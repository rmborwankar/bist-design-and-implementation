==> flow/design.v <==
`timescale 1ns/1ns
module RTS_controller   #(parameter ShiftSize = 1, numOfRounds = 50)
                        (clk, rstIn, NbarT, rstOut,PRPG_En, SRSG_En, SISA_En, MISR_En, done);
   input clk, rstIn;
   output reg NbarT, rstOut, PRPG_En;
   output reg SRSG_En, SISA_En, MISR_En;
   output reg done;
   reg [2:0] present_state, next_state;
   reg [5:0] shtCount;				
   reg shtCount_Rst, shtCount_En;
   reg [15:0] testVectorCount;		
   reg testCount_Rst, testCount_En;
   always @(posedge clk or posedge rstIn) 
   if( rstIn )
      present_state <= 3'b000;
   else 
      present_state <= next_state;    	
   always @(present_state or shtCount) begin
      NbarT = 1'b0; rstOut = 1'b0; PRPG_En = 1'b0; 
      SRSG_En = 1'b0; SISA_En = 1'b0; 
      shtCount_Rst = 1'b0; shtCount_En = 1'b0;
      testCount_Rst = 1'b0; testCount_En = 1'b0;				
      MISR_En = 1'b0; done = 1'b0;
      case (present_state)
         3'b000 : begin 
            next_state = 3'b001;
            rstOut = 1'b1;
            NbarT = 1'b1;				
            testCount_Rst = 1'b1;
         end
         3'b001 : begin
            next_state = 3'b010;
            PRPG_En = 1'b1;
            shtCount_Rst = 1'b1;
         end
         3'b010 : begin
            next_state = ( shtCount < ShiftSize - 1 ) ? 3'b010 : 3'b011;
            shtCount_En = 1'b1;
            SRSG_En = 1'b1;
            SISA_En = 1'b1;
            NbarT = 1'b1;
         end
         3'b011 : begin
            next_state = 3'b100;
            NbarT = 1'b0;
         end
         3'b100 : begin
            next_state = (testVectorCount < numOfRounds - 1) ? 3'b001 : 3'b101; 
            testCount_En = 1'b1;
            MISR_En = 1'b1;
         end
         3'b101 : begin
            next_state = 3'b101;
            done = 1'b1;
         end
         default : next_state = 3'b000;
      endcase     
   end   
   always @(posedge clk) begin
      if(shtCount_Rst) 
         shtCount = 0;	
      else if(shtCount_En)
         shtCount = shtCount + 1;
   end
   always @(posedge clk) begin
      if(testCount_Rst) 
         testVectorCount = 0;
      else if(testCount_En)
         testVectorCount = testVectorCount + 1;
   end
endmodule
# --- From RTL to reports: RTS_controller ---
# What the tools print for RTS_controller, step after step.
# Lines are those of the file above, counted from 1.
# Operators carry their Yosys type and port widths (W data, S select, Z words).
# Cell names lack the library's common part.
design:
  design: "RTS_controller"
  clk_port: "clk"
  cell_library: "sky130hd"
  pvt_corner: "tt_025C_1v80"

# --- After elaboration ---
# Source: Yosys, flattened and elaborated, memories not mapped. Widths are those after wreduce; folded enables and synchronous resets count as part of the registers. Registers that Yosys merges into a memory's read port (data or address) are not register bits. Print and check cells do not count. Equal cells are merged and count once.
classes:
  reduce_logical: 2
  eq_ne: 5
  add_sub_neg: 2
  cmp: 2
  muxes: 9
op_table:
  columns: ["op", "count"]
  rows:
  - ["$pmux W3 S6", 1]
  - ["$add A16 B1 Y16 const B", 1]
  - ["$lt A16 B6 Y1 const B", 1]
  - ["$mux W1", 7]
  - ["$eq A3 B2 Y1 const B", 2]
  - ["$eq A3 B3 Y1 const B", 2]
  - ["$add A6 B1 Y6 const B", 1]
  - ["$lt A6 B1 Y1 const B", 1]
  - ["$eq A3 B1 Y1 const B", 1]
  - ["$logic_not A3 Y1", 1]
  - ["$mux W3", 1]
  - ["$reduce_or A2 Y1", 1]
word_totals:
  register_bits: 25
  input_bits: 2
  out_inout_bits: 7

# --- Depth ---
# Depth = most cells in a row (Yosys ltp): at word level without a register or memory, in the mapped netlist without a sequential cell, where the memories' decode and read muxes count.
logic_depth:
  depth_word: 3
  ABC_AREA: 0
  ltp_mapped: 5

# --- After synthesis ---
# Yosys stat after the flow's synthesis: flattened, memories mapped to cells. It holds for the ABC_AREA given above (unset counts as 0); a run with the other value may have another netlist.
# Totals and module areas in this step are rounded.
by_type:
  columns: ["cell_type", "count", "area_total_um2"]
  rows:
  - ["dfxtp_1", 16, 320.307]
  - ["dfrtp_1", 5, 125.12]
  - ["xnor2_1", 9, 78.826]
  - ["nor2_1", 18, 67.565]
  - ["nor4_2", 4, 50.048]
  - ["dfstp_2", 1, 26.275]
  - ["xor2_1", 3, 26.275]
  - ["ha_1", 2, 25.024]
  - ["inv_1", 6, 22.522]
  - ["nand4_4", 1, 21.27]
  - ["nand3_1", 4, 20.019]
  - ["nor3_1", 4, 20.019]
  - ["nand4_1", 3, 18.768]
  - ["a21oi_1", 3, 15.014]
  - ["nand2_1", 4, 15.014]
  - ["nand4_2", 1, 12.512]
  - ["nor4_1", 2, 12.512]
  - ["or3_1", 2, 12.512]
# Other cell types: 13; their cells: 15.
mapped:
  cell_count: 103
  mapped_area_um2: 1000
  sequential_area_um2: 470
  buf_cells: 4
  ffs: 22

# --- Worst setup path after synthesis ---
# Source: OpenSTA report_checks on the synthesized netlist (no wires, ideal clock, input and output delay 20% of the period each), path of least setup slack; recovery checks are left aside. Register names are those of the netlist, which keeps one name where synthesis merged equal registers.
synth_timing:
  path_kind: "register -> register"
  from: "reg testVectorCount[0]"
  to: "reg testVectorCount[14]"
  t_required_ns: 1.282
  clock_period_ns: 1.41
  arrival_ns: 1.260
  path_stages: 6
  setup_ns: 0.128
  slack_ns: 0.022
  path_delay_ns: 1.388
  n_path_buf: 0
  period_less_setup_slack_ns: 1.388
# "path_delay_ns" = arrival - input delay + setup time.
# "path_stages": output pins that drive a net of the path, with the launching flip-flop's if there is one; two outputs of one cell count as two.
# "period_less_setup_slack_ns" = period - worst setup slack (recovery checks aside). The figure is calculated, with input and output delays left at 20% of the set period.
# The rows between start and end are the longest chain of elaborated cells between them; the timing report does not say that the signal goes this way. Where chains are equally long, one stands for them.
# Each line given opens the expression or statement behind the cell; cells for indexed reads and writes are added by Yosys, which also makes memories of some case tables.
synth_between:
  cell_sequence: "dfxtp_1 -> ha_1 -> nand4_2 -> nor4_2 -> xnor2_1 -> nor2_1"
  elab_chain_cells: 1
synth_lines:
  columns: ["element", "line", "rtl"]
  rows:
  - ["start: declaration", 11, "reg [15:0] testVectorCount;"]
  - ["start: assignment", 67, "testVectorCount = 0;"]
  - ["start: assignment", 69, "testVectorCount = testVectorCount + 1;"]
  - ["$add A16 B1 Y16", 69, null]
  - ["end: assignment", 67, null]
  - ["end: assignment", 69, null]
  - ["end: declaration", 11, null]

# --- Path in the finished layout ---
# Path of least setup slack in the final report of entry B (OpenROAD, finished layout, wires in). Where an end is a register, its clock arrival counts in the times.
layout_timing:
  path_kind: "register -> output"
  from: "reg present_state"
  to: "out NbarT"
  t_required_ns: 1.14
  clock_period_ns: 1.43
  output_delay_ns: 0.29
  n_path_buf: 1
  arrival_ns: 1.05
  path_stages: 3
  slack_ns: 0.10
# An end named without its bit number is one bit of that signal or, where synthesis recoded a state register, one of its new flip-flops.
layout_between:
  cell_sequence: "dfstp_2 -> or2_4 -> buf_6"
layout_lines:
  columns: ["element", "line", "rtl"]
  rows:
  - ["start: declaration", 8, "reg [2:0] present_state, next_state;"]
  - ["start: assignment", 15, "present_state <= 3'b000;"]
  - ["start: assignment", 17, "present_state <= next_state;"]
  - ["end: declaration", 5, "output reg NbarT, rstOut, PRPG_En;"]
# No chain of elaborated cells between the ends is given.

Data sheet: physical implementation of RTS_controller

Design RTS_controller on sky130hd. What follows are 2 stored runs of the flow, each under its own settings; their order means nothing. The constraints put input and output delay at 20% of the set period each and load the outputs with 0.01 pF.
"timing.achieved_period_ns" is the run's clock period less its worst setup slack. It is reckoned from that one timing run; input and output delays stay at 20% of the period that was set.
By "worst_setup_path_time_ns" is meant the share of the clock period that the worst setup path is allowed (20% is reserved at inputs, 20% at outputs), minus its slack. Clock arrival times at its registers enter into it.
"power_uw" rests on the timing tool's default activity at the inputs, not on a simulated workload.
Values from the reports are rounded here.

--- entry A ---
==> flow/run.sh <==
#!/bin/bash
# the make line also repeats the synthesis and layout settings of config.mk as NAME=value (left out here)
make -C /OpenROAD-flow-scripts/flow DESIGN_CONFIG=/design/flow/config.mk WORK_HOME=/design/flow/orfs CLKGATE_MAP_FILE= finish
==> flow/config.mk <==
export PLATFORM = sky130hd
export DESIGN_NAME = RTS_controller
export DESIGN_NICKNAME = RTS_controller
export VERILOG_FILES = /design/flow/design.v
export SDC_FILE = /design/flow/constraint.sdc
export NUM_CORES = 4
export LEC_CHECK = 0
export CAP_MARGIN = 20
export CELL_PAD_IN_SITES_GLOBAL_PLACEMENT = 3
export CORE_MARGIN = 6
export CORE_UTILIZATION = 52
export GPL_ROUTABILITY_DRIVEN = 1
export MIN_ROUTING_LAYER = met2
export PLACE_DENSITY_LB_ADDON = 0.11
export SETUP_SLACK_MARGIN = -0.05
export SLEW_MARGIN = 20
==> flow/constraint.sdc <==
create_clock -name core_clock -period 0.912 [get_ports {clk}]
set_input_delay 0.1824 -clock core_clock [delete_from_list [all_inputs] [get_ports {clk}]]
set_output_delay 0.1824 -clock core_clock [all_outputs]
set_load 0.01 [all_outputs]

==> results, as YAML <==
outcome: "did not finish, placement stopped with FLW-0024"

--- entry B ---
==> flow/run.sh <==
#!/bin/bash
# the make line also repeats the synthesis and layout settings of config.mk as NAME=value (left out here)
make -C /OpenROAD-flow-scripts/flow DESIGN_CONFIG=/design/flow/config.mk WORK_HOME=/design/flow/orfs CLKGATE_MAP_FILE= finish
==> flow/config.mk <==
export PLATFORM = sky130hd
export DESIGN_NAME = RTS_controller
export DESIGN_NICKNAME = RTS_controller
export VERILOG_FILES = /design/flow/design.v
export SDC_FILE = /design/flow/constraint.sdc
export NUM_CORES = 4
export LEC_CHECK = 0
export CAP_MARGIN = 20
export CORE_MARGIN = 2
export CORE_UTILIZATION = 40
export SETUP_SLACK_MARGIN = 0.05
export SLEW_MARGIN = 20
==> flow/constraint.sdc <==
create_clock -name core_clock -period 1.43 [get_ports {clk}]
set_input_delay 0.2860 -clock core_clock [delete_from_list [all_inputs] [get_ports {clk}]]
set_output_delay 0.2860 -clock core_clock [all_outputs]
set_load 0.01 [all_outputs]

==> results, as YAML <==
results:
  setupTns_ns: 0.000
  die_footprint_um2: 2900
  util_pct: 51
  timing.achieved_period_ns: 1.335
  worst_setup_path_time_ns: 1.05
  worstPathKind: "register -> output"
  finish.stdcell_area_um2: 1200
  post_synth_area_um2: 1000
  power_uw: 990
  worst_setup_slack_ns: 0.095
